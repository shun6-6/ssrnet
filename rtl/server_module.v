==> flow/design.v <==
`timescale 1ns / 1ps
module server_module#(
    parameter       P_UPLINK_TRUE   = 0                     ,
    parameter       P_SEED          = 8'hA5                 ,
    parameter       P_MAC_HEAD      = 32'h8D_BC_5C_4A       ,
    parameter       P_MY_TOR_MAC    = 48'h8D_BC_5C_4A_00_00 ,
    parameter       P_MY_PORT_MAC   = 48'h8D_BC_5C_4A_00_01 
)(
    input           i_clk               ,
    input           i_rst               ,
    input           i_stat_rx_status    ,
    input  [63:0]   i_time_stamp        ,
    input  [2 : 0]  i_cur_connect_tor   ,
    input           i_sim_start         ,
    input  [47:0]   i_check_mac         , 
    input  [3 :0]   i_check_id          ,
    input           i_check_valid       ,
    output [2 :0]   o_outport           ,
    output          o_result_valid      ,
    output [3 :0]   o_check_id          ,
    output [1 :0]   o_seek_flag         ,
    output          tx_axis_tvalid      ,
    output [63:0]   tx_axis_tdata       ,
    output          tx_axis_tlast       ,
    output [7 :0]   tx_axis_tkeep       ,
    output          tx_axis_tuser       ,
    input           rx_axis_tvalid      ,
    input  [63:0]   rx_axis_tdata       ,
    input           rx_axis_tlast       ,
    input  [7 :0]   rx_axis_tkeep       ,
    input           rx_axis_tuser       ,
    output          rx_axis_tready      
);
localparam      P_PKT_LEN   = 128;
localparam      P_PKT_NUM = 64;
localparam      P_GAP_CYCLE = 50;
localparam      P_SKEWS = 0;
localparam      P_HOT_PKT_NUM = 120;
localparam      P_HOT_GAP_CYCLE = 932;
localparam      P_TX_IDLE   = 'd0,
                P_TX_RANDOM = 'd1,
                P_TX_DATA   = 'd2,
                P_TX_GAP    = 'd3,
                P_TX_END    = 'd4;
reg  [5 : 0]    r_cur_state ;
reg  [5 : 0]    r_nxt_state ;
reg  [15: 0]    r_st_cnt    ;
reg  [63:0]     r_dealy;
reg             ri_sim_start        ;
reg             r_tx_axis_tvalid    ;
reg  [63:0]     r_tx_axis_tdata     ;
reg             r_tx_axis_tlast     ;
reg  [15:0]     r_tx_cnt            ;
reg  [7 : 0]    r_random_dest       ;
reg  [2 : 0]    r_dest_tor          ;
reg  [2 : 0]    r_dest_server       ;
reg  [47: 0]    r_dest_mac          ;
reg  [2 :0]     ro_outport          ;
reg             ro_result_valid     ;
reg  [3 :0]     ro_check_id         ;
reg  [1 :0]     ro_seek_flag        ;
reg  [47:0]     ri_check_mac        ;
reg  [3 :0]     ri_check_id         ;
reg             ri_check_valid      ;
reg  [15:0]     r_cycle_cnt;
reg  [15:0]     r_send_gap;
reg             r_send_end;
wire feedback;
wire w_skews_tor;
assign rx_axis_tready = 1'b1;
assign o_outport      = ro_outport     ;
assign o_result_valid = ro_result_valid;
assign o_check_id     = ro_check_id    ;
assign o_seek_flag    = ro_seek_flag   ;
assign tx_axis_tvalid = r_tx_axis_tvalid;
assign tx_axis_tdata  = r_tx_axis_tdata ;
assign tx_axis_tlast  = r_tx_axis_tlast ;
assign tx_axis_tkeep  = 8'hff ;
assign tx_axis_tuser  = 'd0 ;
assign feedback = r_random_dest[7] ^ r_random_dest[5] ^ r_random_dest[4] ^ r_random_dest[3];
assign w_skews_tor = (P_SKEWS != 0) && ((P_MY_PORT_MAC[47:8] == 48'h8D_BC_5C_4A_00) || (P_MY_PORT_MAC[47:8] == 48'h8D_BC_5C_4A_02));
always @(posedge i_clk or posedge i_rst) begin
    if(i_rst)
        ri_sim_start <= 'd0;
    else if(i_sim_start)
        ri_sim_start <= i_sim_start;
    else
        ri_sim_start <= ri_sim_start;
end
always @(posedge i_clk or posedge i_rst) begin
    if (i_rst) 
        r_random_dest <= P_SEED; 
    else if(r_cur_state == P_TX_RANDOM && r_st_cnt == 'd0)
        r_random_dest <= {r_random_dest[6:0], feedback};
    else
        r_random_dest <= r_random_dest;
end
always @(posedge i_clk or posedge i_rst)begin
    if(i_rst)
        r_dest_tor <= 'd0;
    else if(r_cur_state == P_TX_RANDOM && r_st_cnt == 'd1)
        r_dest_tor <= r_dest_tor + 1'b1;
    else
        r_dest_tor <= r_dest_tor;
end
always @(posedge i_clk or posedge i_rst)begin
    if(i_rst)
        r_send_gap <= 'd0;
    else if(P_SKEWS && P_MY_PORT_MAC[47:8] == 48'h8D_BC_5C_4A_00)
        r_send_gap <= P_HOT_GAP_CYCLE;
    else if(P_SKEWS && P_MY_PORT_MAC[47:8] == 48'h8D_BC_5C_4A_02)
        r_send_gap <= P_HOT_GAP_CYCLE;
    else
        r_send_gap <= P_GAP_CYCLE;
end
always @(posedge i_clk or posedge i_rst)begin
    if(i_rst)
        r_dest_server <= 'd0;
    else if(r_cur_state == P_TX_RANDOM && r_st_cnt == 'd2 && (r_dest_tor) == P_MY_TOR_MAC[10:8])
        r_dest_server <= P_MY_PORT_MAC[2:0] == 'd1 ? 3'd2 : 3'd1;
    else if(r_cur_state == P_TX_RANDOM && r_st_cnt == 'd2 && (r_dest_tor) != P_MY_TOR_MAC[10:8])
        r_dest_server <= r_random_dest[0] == 'd1 ? 3'd1 : 3'd2;
    else
        r_dest_server <= r_dest_server;
end
always @(posedge i_clk or posedge i_rst)begin
    if(i_rst)
        r_dest_mac <= 'd0;
    else if(r_cur_state == P_TX_RANDOM && r_st_cnt == 'd3)
        r_dest_mac <= {P_MAC_HEAD,{5'd0,r_dest_tor},{5'd0,r_dest_server}};
    else
        r_dest_mac <= r_dest_mac;
end
always @(posedge i_clk or posedge i_rst)begin
    if(i_rst)
        r_cur_state <= P_TX_IDLE;
    else
        r_cur_state <= r_nxt_state;
end
always @(posedge i_clk or posedge i_rst) begin
    if (i_rst) 
        r_st_cnt <= P_SEED; 
    else if(r_cur_state != r_nxt_state)
        r_st_cnt <= 'd0;
    else
        r_st_cnt <= r_st_cnt + 'd1;
end
always @(*)begin
    case (r_cur_state)
        P_TX_IDLE   : r_nxt_state = !P_UPLINK_TRUE && ri_sim_start ? P_TX_RANDOM : P_TX_IDLE;
        P_TX_RANDOM : r_nxt_state = r_st_cnt == 3 ? P_TX_DATA : P_TX_RANDOM;
        P_TX_DATA   : r_nxt_state = r_tx_cnt == P_PKT_LEN - 2 ? P_TX_GAP : P_TX_DATA;
        P_TX_GAP    : r_nxt_state = (r_st_cnt == r_send_gap && !r_send_end) ? P_TX_IDLE : 
                                    (r_st_cnt == r_send_gap && r_send_end) ? P_TX_END : P_TX_GAP;
        P_TX_END    : r_nxt_state = P_TX_END;
        default     : r_nxt_state = P_TX_IDLE;
    endcase
end
always @(posedge i_clk or posedge i_rst)begin
    if(i_rst)
        r_cycle_cnt <= 'd0;
    else if(!w_skews_tor && r_cycle_cnt == P_PKT_NUM)
        r_cycle_cnt <= r_cycle_cnt;
    else if(w_skews_tor && r_cycle_cnt == P_HOT_PKT_NUM)
        r_cycle_cnt <= r_cycle_cnt;
    else if(r_cur_state == P_TX_GAP && r_st_cnt == 0)
        r_cycle_cnt <= r_cycle_cnt + 'd1;
    else
        r_cycle_cnt <= r_cycle_cnt;
end
always @(posedge i_clk or posedge i_rst)begin
    if(i_rst)
        r_send_end <= 'd0;
    else if(w_skews_tor && r_cur_state == P_TX_GAP && r_st_cnt == 1)
        r_send_end <= (r_cycle_cnt == P_HOT_PKT_NUM) ? 1'b1 : 1'b0;
    else if(!w_skews_tor && r_cur_state == P_TX_GAP && r_st_cnt == 1)
        r_send_end <= (r_cycle_cnt == P_PKT_NUM) ? 1'b1 : 1'b0;        
    else
        r_send_end <= r_send_end;
end
always @(posedge i_clk or posedge i_rst)begin
    if(i_rst)
        r_tx_cnt <= 'd0;
    else if(r_tx_cnt == P_PKT_LEN - 1)
        r_tx_cnt <= 'd0;
    else if(r_tx_axis_tvalid)
        r_tx_cnt <= r_tx_cnt + 'd1;
    else
        r_tx_cnt <= r_tx_cnt;
end
always @(posedge i_clk or posedge i_rst)begin
    if(i_rst)
        r_tx_axis_tvalid <= 'd0;
    else if(r_tx_cnt == P_PKT_LEN - 1)
        r_tx_axis_tvalid <= 'd0;
    else if(r_cur_state == P_TX_DATA)
        r_tx_axis_tvalid <= 'd1;
    else
        r_tx_axis_tvalid <= r_tx_axis_tvalid;
end
always @(posedge i_clk or posedge i_rst)begin
    if(i_rst)
        r_tx_axis_tdata <= 'd0;
    else if(r_cur_state == P_TX_DATA)
        case (r_st_cnt)
            0       : r_tx_axis_tdata <= {r_dest_mac,P_MY_PORT_MAC[47:32]};
            1       : r_tx_axis_tdata <= {P_MY_PORT_MAC[31:0],16'h0800,16'd0};
            default : r_tx_axis_tdata <= i_time_stamp;
        endcase
    else
        r_tx_axis_tdata <= 'd0;
end
always @(posedge i_clk or posedge i_rst)begin
    if(i_rst)
        r_tx_axis_tlast <= 'd0;
    else if(r_tx_cnt == P_PKT_LEN - 2)
        r_tx_axis_tlast <= 'd1;
    else
        r_tx_axis_tlast <= 'd0;
end
always @(posedge i_clk or posedge i_rst)begin
    if(i_rst)begin
        ri_check_mac   <= 'd0;
        ri_check_id    <= 'd0;
        ri_check_valid <= 'd0;
    end
    else if(i_check_valid)begin
        ri_check_mac   <= i_check_mac  ;
        ri_check_id    <= i_check_id   ;
        ri_check_valid <= i_check_valid;
    end
    else begin
        ri_check_mac   <= ri_check_mac  ;
        ri_check_id    <= ri_check_id   ;
        ri_check_valid <= 'd0;
    end
end
always @(posedge i_clk or posedge i_rst)begin
    if(i_rst)
        ro_check_id <= 'd0;
    else if(ri_check_valid)
        ro_check_id <= ri_check_id;
    else
        ro_check_id <= ro_check_id;
end
always @(posedge i_clk or posedge i_rst)begin
    if(i_rst)
        ro_seek_flag <= 'd0;
    else if(ri_check_valid && ri_check_mac[47:8] == P_MY_TOR_MAC[47:8] && ri_check_mac[7:0] != 0)
        ro_seek_flag <= 'd1; 
    else if(ri_check_valid && ri_check_mac[47:8] != P_MY_TOR_MAC[47:8] && !P_UPLINK_TRUE)
        ro_seek_flag <= 'd0; 
    else if(ri_check_valid && ri_check_mac[47:8] == P_MY_TOR_MAC[47:8] && ri_check_mac[7:0] == 0 && P_UPLINK_TRUE)
        ro_seek_flag <= 'd3; 
    else if(ri_check_valid && ri_check_mac[47:8] != P_MY_TOR_MAC[47:8] && ri_check_mac[15:8] != {5'd0,i_cur_connect_tor} && P_UPLINK_TRUE)
        ro_seek_flag <= 'd0; 
    else if(ri_check_valid && ri_check_mac[47:8] != P_MY_TOR_MAC[47:8] && ri_check_mac[15:8] == {5'd0,i_cur_connect_tor} && P_UPLINK_TRUE)
        ro_seek_flag <= 'd2; 
    else
        ro_seek_flag <= ro_seek_flag;
end
always @(posedge i_clk or posedge i_rst)begin
    if(i_rst)
        ro_outport <= 'd0;
    else if(ri_check_valid && ri_check_mac[47:8] == P_MY_TOR_MAC[47:8])
        ro_outport <= ri_check_mac[2:0] - 1; 
    else if(ri_check_valid && ri_check_mac[47:8] != P_MY_TOR_MAC[47:8])
        ro_outport <= ri_check_mac[10:8];
    else
        ro_outport <= ro_outport;
end
always @(posedge i_clk or posedge i_rst)begin
    if(i_rst)
        ro_result_valid <= 'd0;
    else if(ri_check_valid)
        ro_result_valid <= 'd1;
    else
        ro_result_valid <= 'd0;
end
endmodule
# Tool chain data of server_module
# What the tools print for server_module, step after step.
# Line numbers count from 1 in the design file above.
# The mark -- stands for no value.
# design
top_module,server_module
clk_port,i_clk
lib,sky130hd
corner,tt_025C_1v80

# After elaboration
# Source: Yosys, flattened and elaborated, memories not mapped. Widths are those after wreduce. Registers that Yosys merges into a memory's read port (data or address) are not register bits. Print and check cells do not count.
# classes
add_sub_neg,5
eq_ne,16
muxes,27
reduce_and_logical,32
logic,4
# ops
op,n
parallel mux 64 bit (select 2 bit),1
logical AND 1 x 32 -> 1 bit (second input constant),3
two-way mux 64 bit,1
adder 16 x 1 -> 16 bit (second input constant),3
equality test 16 x 7 -> 1 bit (second input constant),3
two-way mux 16 bit,3
equality test 40 bit (second input constant),1
!= test 40 bit (second input constant),1
equality test 16 x 2 -> 1 bit (second input constant),2
two-way mux 3 bit,6
logical AND 1 bit,16
equality test 16 x 1 -> 1 bit (second input constant),1
equality test 16 x 6 -> 1 bit,1
zero test 16 bit,1
parallel mux 3 bit (select 5 bit),1
two-way mux 2 bit,7
nonzero test 2 bit,4
equality test 8 x 3 -> 1 bit,1
!= test 8 x 3 -> 1 bit,1
zero test 8 bit,1
nonzero test 8 bit,1
two-way mux 1 bit,8
equality test 3 x 2 -> 1 bit (second input constant),2
zero test 6 bit,1
nonzero test 5 bit,1
bitwise XOR 1 bit,3
adder 3 x 1 -> 3 bit (second input constant),1
subtractor 3 x 1 -> 3 bit (second input constant),1
# Other operator kinds: 8; their cells: 8.
# bits
wordCells,105
out_inout_bits,86
reg_bits,204

# Depth
# Longest topological path by Yosys (ltp), each cell counted once; first at word level (registers and memories cut), then after technology mapping (sequential cells cut; the memories' decode and read muxes count).
# depth
ltp_word,9
abc_area,1
mapped_depth,12
mapped_depth_nobuf,10

# Netlist
# Source: synth_stat.txt of the flow (Yosys; design flattened, memories mapped). It holds for the ABC_AREA given above (unset counts as 0); a run with the other value may have another netlist.
# synth_totals
ff_cells,202
stdcells,972
yosys_area_mm2,0.008861
sequential_area_mm2,0.0050649
# types
type,n
sky130_fd_sc_hd__dfrtp_1,194
sky130_fd_sc_hd__nand2_1,175
sky130_fd_sc_hd__nor2_1,151
sky130_fd_sc_hd__o21ai_0,83
sky130_fd_sc_hd__inv_1,107
sky130_fd_sc_hd__xor2_1,32
sky130_fd_sc_hd__nand3_1,48
sky130_fd_sc_hd__dfstp_2,8
sky130_fd_sc_hd__mux2_2,14
sky130_fd_sc_hd__ha_1,11
sky130_fd_sc_hd__nand4_1,20
sky130_fd_sc_hd__nor3_1,17
sky130_fd_sc_hd__buf_4,11
sky130_fd_sc_hd__clkbuf_1,19
sky130_fd_sc_hd__a21oi_1,14
sky130_fd_sc_hd__xnor2_1,7
sky130_fd_sc_hd__o21ai_2,6
sky130_fd_sc_hd__buf_2,8
# Other cell types: 21; their cells: 47.

# Worst setup path after synthesis
# OpenSTA on the mapped netlist: ideal clock, no wires. The path of least setup slack (recovery checks aside). Input and output delay are each 20% of the period. Register names are those of the netlist, which keeps one name where synthesis merged equal registers.
# synth_path
kind,register to register
start,reg r_st_cnt[0]
end,reg r_st_cnt[12]
t_first_pin_ps,0
stages,10
setup_ps,120
clock_period_ps,2840
path_slack_ps,1136
t_arrival_ps,1585
delay_ps,1705
required_ps,2720
period_less_setup_slack_ps,1704
# "delay_ps" is the arrival time less input delay plus setup time.
# "stages" counts driving pins, that of a launching flip-flop among them; a cell with two outputs on the path counts twice.
# "period_less_setup_slack_ps" is the clock period less the worst setup slack; recovery checks do not enter. This is arithmetic on one report: input and output delays are still those of the set period (20% each).
# Between the ends stands the longest chain of elaborated cells between them, by number of cells; it is not shown to be the way that was timed. Of several equally long chains one is given.
# Each line given opens the expression or statement behind the cell; cells for indexed reads and writes are added by Yosys, which also makes memories of some case tables.
# At most two assigning lines are given for a register; there are more.
# synth_via
cell_sequence,sky130_fd_sc_hd__dfstp_2 -> sky130_fd_sc_hd__ha_1 -> sky130_fd_sc_hd__nand3_1 -> sky130_fd_sc_hd__nor2_1 -> sky130_fd_sc_hd__nand2_1 -> sky130_fd_sc_hd__nor2_1 -> sky130_fd_sc_hd__nand3_1 -> sky130_fd_sc_hd__nor2_1 -> sky130_fd_sc_hd__xor2_1 -> sky130_fd_sc_hd__nor2_1
elab_chain_len,7
cone_cells,11
classes_between,1 x add/sub; 3 x eq/ne; 5 x mux; 2 x reduce/logical
# synth_lines
element,line_no,source
from (decl),47,reg  [15: 0]    r_st_cnt    ;
from (assign),142,r_st_cnt <= P_SEED;
from (assign),146,r_st_cnt <= r_st_cnt + 'd1;
equality test 16 x 6 -> 1 bit,154,(r_st_cnt == r_send_gap && r_send_end) ? P_TX_END : P_TX_GAP;
logical AND 1 bit,154,
two-way mux 3 bit,154,
two-way mux 3 bit,153,P_TX_GAP    : r_nxt_state = (r_st_cnt == r_send_gap && !r_send_end) ? P_TX_IDLE :
parallel mux 3 bit (select 5 bit),149,case (r_cur_state)
!= test 3 bit,143,else if(r_cur_state != r_nxt_state)
two-way mux 16 bit,143,
to (assign),142,
to (assign),146,
to (decl),47,

# Path in the finished layout
# From the final timing report of record 1: the path of least setup slack in the routed layout; clock arrival at registers is part of the times.
# The path's times are printed in steps of 10 ps; the period is the one set.
# layout_path
kind,register to output
start,reg r_tx_axis_tvalid
end,out tx_axis_tvalid
t_first_pin_ps,500
clock_period_ps,2650
stages,2
output_delay_ps,530
t_arrival_ps,1670
required_ps,2120
path_slack_ps,450
# At most two assigning lines are given for a register; there are more.
# layout_via
cell_sequence,sky130_fd_sc_hd__dfrtp_1 -> sky130_fd_sc_hd__clkdlybuf4s50_1
elab_chain_len,0
cone_cells,0
# layout_lines
element,line_no,source
from (decl),50,reg             r_tx_axis_tvalid    ;
from (assign),193,r_tx_axis_tvalid <= 'd0;
from (assign),199,r_tx_axis_tvalid <= r_tx_axis_tvalid;
to (decl),22,"output          tx_axis_tvalid      ,"

# Stored flow runs of server_module (2 of them; Yosys, OpenROAD, sky130hd). They differ in their settings and are not a sequence. Constraints: input delay and output delay 20% of the set period each, output load 0.01 pF.
# "period_less_ws_ps" is the run's clock period less its worst setup slack. It is reckoned from that one timing run; input and output delays stay at 20% of the period that was set.
# "power_total_uw": no workload was simulated; the value follows from the tool's default switching activity.
# A setting shown as -- is not set for that run.
run name,period_ns,CORE_UTILIZATION,PLACE_DENSITY_LB_ADDON,HOLD_SLACK_MARGIN,CORE_MARGIN,ABC_AREA,CTS_CLUSTER_DIAMETER,SLEW_MARGIN,CAP_MARGIN,SETUP_SLACK_MARGIN,GPL_ROUTABILITY_DRIVEN,MAX_ROUTING_LAYER,fin_util_pct,worstSetupSlack_ps,cell_area_final_mm2,period_less_ws_ps,dieArea_mm2,power_total_uw,synthesis_area_mm2
record 1,2.65,41,0.23,0.11,4,1,398,5,20,--,--,--,55.8,454,0.0118088,2196,0.0240281,9145,0.008861
record 2,3.91,33,0.09,--,2,--,130,20,20,0.62,1,met5,45.8,1231,0.0115048,2679,0.0268108,6291,0.0084206
