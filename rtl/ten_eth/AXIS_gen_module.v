==> flow/design.v <==
`timescale 1ns / 1ps
module AXIS_gen_module(
    input           i_clk               ,
    input           i_rst               ,
    input           i_stat_rx_status    ,
    input           m_axis_tx_tready    ,
    output          m_axis_tx_tvalid    ,
    output [63 :0]  m_axis_tx_tdata     ,
    output          m_axis_tx_tlast     ,
    output [7  :0]  m_axis_tx_tkeep     ,
    output          m_axis_tx_tuser     ,
    input           s_axis_rx_tvalid    ,
    input [63 :0]   s_axis_rx_tdata     ,
    input           s_axis_rx_tlast     ,
    input [7  :0]   s_axis_rx_tkeep     ,
    input           s_axis_rx_tuser     
);
localparam  P_SEND_LEN = 186;
localparam  P_SRC_MAC = 48'h01_02_03_04_05_06;
localparam  P_DST_MAC = 48'hff_ff_ff_ff_ff_ff;
localparam  P_TYPE    = 16'h0800            ;
reg             rm_axis_tx_tvalid   ;
reg  [63 :0]    rm_axis_tx_tdata    ;
reg             rm_axis_tx_tlast    ;
reg  [7  :0]    rm_axis_tx_tkeep    ;
reg  [5 : 0]    r_init_cnt          ;
reg             ri_stat_rx_status   ;
reg  [15: 0]    r_send_cnt          ;
wire            w_send_en           ;
wire            w_tx_active         ;
assign m_axis_tx_tvalid = rm_axis_tx_tvalid;
assign m_axis_tx_tdata  = { rm_axis_tx_tdata[7 : 0],rm_axis_tx_tdata[15: 8],
                            rm_axis_tx_tdata[23:16],rm_axis_tx_tdata[31:24],
                            rm_axis_tx_tdata[39:32],rm_axis_tx_tdata[47:40],
                            rm_axis_tx_tdata[55:48],rm_axis_tx_tdata[63:56]} ;
assign m_axis_tx_tlast  = rm_axis_tx_tlast ;
assign m_axis_tx_tkeep  = { rm_axis_tx_tkeep[0],rm_axis_tx_tkeep[1],
                            rm_axis_tx_tkeep[2],rm_axis_tx_tkeep[3],
                            rm_axis_tx_tkeep[4],rm_axis_tx_tkeep[5],
                            rm_axis_tx_tkeep[6],rm_axis_tx_tkeep[7]} ;
assign m_axis_tx_tuser  = 'd0 ;
assign w_send_en   = &r_init_cnt;
assign w_tx_active = rm_axis_tx_tvalid & m_axis_tx_tready;
always @(posedge i_clk or posedge i_rst)begin
    if(i_rst)
        ri_stat_rx_status <= 'd0;
    else
        ri_stat_rx_status <= i_stat_rx_status;
end
always @(posedge i_clk or posedge i_rst)begin
    if(i_rst)
        r_init_cnt <= 'd0;
    else if(&r_init_cnt)
        r_init_cnt <= r_init_cnt;
    else if(i_stat_rx_status)
        r_init_cnt <= r_init_cnt + 1;
    else
        r_init_cnt <= r_init_cnt;
end
always @(posedge i_clk or posedge i_rst)begin
    if(i_rst)
        r_send_cnt <= 'd0;
    else if(r_send_cnt == P_SEND_LEN - 1)
        r_send_cnt <= 'd0;
    else if(w_tx_active)
        r_send_cnt <= r_send_cnt + 'd1;
    else
        r_send_cnt <= r_send_cnt;
end
always @(posedge i_clk or posedge i_rst)begin
    if(i_rst)
        rm_axis_tx_tvalid <= 'd0;
    else if(r_send_cnt == P_SEND_LEN - 1)
        rm_axis_tx_tvalid <= 'd0;
    else if(w_send_en)
        rm_axis_tx_tvalid <= 'd1;
    else
        rm_axis_tx_tvalid <= rm_axis_tx_tvalid;
end
always @(posedge i_clk or posedge i_rst)begin
    if(i_rst)
        rm_axis_tx_tdata <= 'd0;
    else if(r_send_cnt == 0 && w_tx_active)
        rm_axis_tx_tdata <= {P_SRC_MAC[31:0],P_TYPE,16'hff_ff};
    else if(r_send_cnt == 0)
        rm_axis_tx_tdata <= {P_DST_MAC,P_SRC_MAC[47:32]};
    else if(w_tx_active)
        rm_axis_tx_tdata <= {4{r_send_cnt}};
    else
        rm_axis_tx_tdata <= rm_axis_tx_tdata;
end
always @(posedge i_clk or posedge i_rst)begin
    if(i_rst)
        rm_axis_tx_tlast <= 'd0;
    else if(r_send_cnt == P_SEND_LEN - 2 && w_tx_active)
        rm_axis_tx_tlast <= 'd1;
    else if(r_send_cnt == P_SEND_LEN - 1 && w_tx_active)
        rm_axis_tx_tlast <= 'd0;
    else
        rm_axis_tx_tlast <= rm_axis_tx_tlast;
end
always @(posedge i_clk or posedge i_rst)begin
    if(i_rst)
        rm_axis_tx_tkeep <= 'd0;
    else
        rm_axis_tx_tkeep <= 8'hff;
end
endmodule
From RTL to reports: AXIS_gen_module
Tool output for the design above, in the order of the flow.
Lines are those of the file above, counted from 1.
A cell with n/a has no value.
Inputs
  top: AXIS_gen_module
  clock port: i_clk
  cell library: sky130hd
  library corner: tt_025C_1v80

Word level
Source: Yosys, flattened and elaborated, memories not mapped. Widths are those after wreduce. Registers that Yosys merges into a memory's read port (data or address) are not register bits. Print and check cells do not count. Equal cells are merged and count once.
Word-level totals
  word width x clocked read ports: 0
  RAM bits: 0
  memories: 0
  bits in latches: 0
  bits in registers: 89
  bits in read-only memories: 0
Cells by class
  mux-type cells: 9
  multiply operators: 0
  reductions and logical operators: 10
  div/mod/pow operators: 0
  bitwise logic cells: 2
  $lt $le $gt $ge: 0
  add/subtract/negate cells: 2
  shift operators: 0
  equal/unequal tests: 2
Operator list (count)
  2-to-1 mux 64 bit: 3
  equality test 16 x 8 -> 1 bit (second input constant): 2
  2-to-1 mux 16 bit: 2
  adder 16 x 1 -> 16 bit (second input constant): 1
  zero test 16 bit: 1
  nonzero test 2 bit: 3
  adder 6 x 1 -> 6 bit (second input constant): 1
  AND reduction 6 bit: 1
  2-to-1 mux 1 bit: 4
  logical AND 1 bit: 3
  nonzero test 3 bit: 1
  AND reduction 2 bit: 1
  bitwise AND 1 bit: 1
  NOT 1 bit: 1

Longest topological paths
Yosys ltp: most cells in a row. Word level: on the elaborated netlist, between registers, memories and ports. Mapped: between sequential cells and ports; inverters and the memories' decode and read muxes count.
Depth
  word-level depth: 4
  ABC_AREA: 0
  gate-level depth with buffers: 8
  depth with buffers taken out: 6

Mapped cells and area
Source: synth_stat.txt of the flow (Yosys; design flattened, memories mapped). It holds for the ABC_AREA given above (unset counts as 0); a run with the other value may have another netlist.
The area totals of this step are shown rounded.
Cells by type
  sky130_fd_sc_hd__dfrtp_1: count 61, area in all 1.53E+03 um2
  sky130_fd_sc_hd__buf_4: count 36, area in all 270.259 um2
  sky130_fd_sc_hd__nor2_1: count 45, area in all 168.912 um2
  sky130_fd_sc_hd__a2bb2oi_1: count 13, area in all 113.859 um2
  sky130_fd_sc_hd__nand2_1: count 30, area in all 112.608 um2
  sky130_fd_sc_hd__xnor2_1: count 12, area in all 105.101 um2
  sky130_fd_sc_hd__a21oi_1: count 18, area in all 90.086 um2
  sky130_fd_sc_hd__xor2_1: count 8, area in all 70.067 um2
  sky130_fd_sc_hd__clkbuf_1: count 14, area in all 52.55 um2
  sky130_fd_sc_hd__ha_1: count 4, area in all 50.048 um2
  sky130_fd_sc_hd__nand4_1: count 6, area in all 37.536 um2
  sky130_fd_sc_hd__o21ai_0: count 6, area in all 30.029 um2
  sky130_fd_sc_hd__or4_1: count 4, area in all 30.029 um2
  sky130_fd_sc_hd__nand3_1: count 5, area in all 25.024 um2
  sky130_fd_sc_hd__buf_2: count 4, area in all 20.019 um2
  sky130_fd_sc_hd__a31oi_1: count 3, area in all 18.768 um2
  sky130_fd_sc_hd__inv_1: count 5, area in all 18.768 um2
  sky130_fd_sc_hd__and4_1: count 2, area in all 17.517 um2
Not listed: further types 16, cells in them 21.
Synthesis totals
  cell area after synthesis: 2899 um2
  sequential area: 1526 um2
  standard cells after synthesis: 297
  buffer cells: 55
  flip-flop cells: 61

Path before layout
Source: OpenSTA report_checks on the synthesized netlist (no wires, ideal clock, input and output delay 20% of the period each), path of least setup slack; recovery checks are left aside. Register names are those of the netlist, which keeps one name where synthesis merged equal registers.
Path after synthesis
  path kind: reg2reg
  start: register r_send_cnt[11]
  end: register rm_axis_tx_tlast
  required time: 2299 ps
  path buffers: 0
  library setup time: 121 ps
  clock period: 2420 ps
  arrival time: 2077 ps
  slack: 222 ps
  stages on the path: 5
  delay of the path: 2198 ps
  period reached after synthesis: 2198 ps
"delay of the path" is the arrival time less input delay plus setup time.
"stages on the path" counts driving pins, that of a launching flip-flop among them; a cell with two outputs on the path counts twice.
"period reached after synthesis" is the clock period less the worst setup slack; recovery checks do not enter. This is arithmetic on one report: input and output delays are still those of the set period (20% each).
Between the ends stands the longest chain of elaborated cells between them, by number of cells; it is not shown to be the way that was timed. Of several equally long chains one is given.
A line is the first line of the expression or statement that the cell stems from. Yosys adds cells for indexed reads and writes and turns some case tables into memories.
A register here has more assigning lines than the two given.
Between the ends, after synthesis
  cell sequence: sky130_fd_sc_hd__dfrtp_1 sky130_fd_sc_hd__or4_1 sky130_fd_sc_hd__or4_4 sky130_fd_sc_hd__or4_1 sky130_fd_sc_hd__a22o_1
  cells in the longest elaborated chain: 4
  elaborated cells on any way between the ends: 7
RTL lines, path after synthesis
  from (decl): RTL line 28  | reg  [15: 0]    r_send_cnt          ;
  from (assign): RTL line 66  | r_send_cnt <= r_send_cnt + 'd1;
  from (assign): RTL line 68  | r_send_cnt <= r_send_cnt;
  equality test 16 x 8 -> 1 bit: RTL line 97  | else if(r_send_cnt == P_SEND_LEN - 1 && w_tx_active)
  logical AND 1 bit: RTL line 97
  2-to-1 mux 1 bit: RTL line 97
  2-to-1 mux 1 bit: RTL line 95  | else if(r_send_cnt == P_SEND_LEN - 2 && w_tx_active)
  to (assign): RTL line 94  | rm_axis_tx_tlast <= 'd0;
  to (assign): RTL line 100  | rm_axis_tx_tlast <= rm_axis_tx_tlast;
  to (decl): RTL line 24  | reg             rm_axis_tx_tlast    ;

Path in the finished layout
From the final timing report of run A: the path of least setup slack in the routed layout; clock arrival at registers is part of the times.
The path's times are printed in steps of 10 ps; the period is the one set.
Path post-layout
  path kind: reg2reg
  start: register r_send_cnt[13]
  end: register rm_axis_tx_tlast
  path buffers: 0
  stages on the path: 5
  required time: 2360 ps
  library setup time: 110 ps
  clock period: 2150 ps
  slack: -70 ps
  arrival time: 2430 ps
Between the ends stands the longest chain of elaborated cells between them, by number of cells; it is not shown to be the way that was timed. Of several equally long chains one is given.
A register here has more assigning lines than the two given.
Between the ends, post-layout
  cell sequence: sky130_fd_sc_hd__dfrtp_1 sky130_fd_sc_hd__or4_4 sky130_fd_sc_hd__or4_4 sky130_fd_sc_hd__or4_1 sky130_fd_sc_hd__a22o_1
  cells in the longest elaborated chain: 4
  elaborated cells on any way between the ends: 7
RTL lines, path post-layout
  from (decl): RTL line 28  | reg  [15: 0]    r_send_cnt          ;
  from (assign): RTL line 66  | r_send_cnt <= r_send_cnt + 'd1;
  from (assign): RTL line 68  | r_send_cnt <= r_send_cnt;
  equality test 16 x 8 -> 1 bit: RTL line 97  | else if(r_send_cnt == P_SEND_LEN - 1 && w_tx_active)
  logical AND 1 bit: RTL line 97
  2-to-1 mux 1 bit: RTL line 97
  2-to-1 mux 1 bit: RTL line 95  | else if(r_send_cnt == P_SEND_LEN - 2 && w_tx_active)
  to (assign): RTL line 94  | rm_axis_tx_tlast <= 'd0;
  to (assign): RTL line 100  | rm_axis_tx_tlast <= rm_axis_tx_tlast;
  to (decl): RTL line 24  | reg             rm_axis_tx_tlast    ;

Ticket comment

Below are 2 stored runs of the flow (Yosys, OpenROAD; platform sky130hd) on AXIS_gen_module, each with its settings and what was measured, unordered. Constraints: input delay and output delay 20% of the set period each, output load 0.01 pF.
"achieved clock period" means the clock period less the worst setup slack. The figure is calculated, with input and output delays left at 20% of the set period.
"worst setup path time" = time allowed to the worst setup path (clock period - input delay - output delay, where it has them) - its slack; a late launch clock adds to it, a late capture clock takes from it.
"worst setup path time" is given in steps of 10 ps.
Values from the reports are rounded here.
[run A] settings: period_ns=2.15, CAP_MARGIN=20, CORE_MARGIN=2, CORE_UTILIZATION=40, SLEW_MARGIN=20
[run A] result: chip area after synthesis (Yosys) 2899 um2, die area 7944 um2, standard-cell area of the final layout 3956 um2, utilization 0.554, worst setup slack after layout -65 ps, total negative slack -72 ps, achieved clock period 2215 ps, worst setup path time 2220 ps, worst setup path kind reg2reg
[run B] settings: period_ns=2.95, CORE_UTILIZATION=26, PLACE_DENSITY=0.68, CORE_ASPECT_RATIO=0.62, MIN_ROUTING_LAYER=met2, MAX_ROUTING_LAYER=met5, CAP_MARGIN=20, CORE_MARGIN=2, SLEW_MARGIN=20
[run B] result: chip area after synthesis (Yosys) 2899 um2, die area 12040 um2, standard-cell area of the final layout 3840 um2, utilization 0.353, worst setup slack after layout 370 ps, total negative slack 0 ps, achieved clock period 2580 ps, worst setup path time 2580 ps, worst setup path kind reg2reg
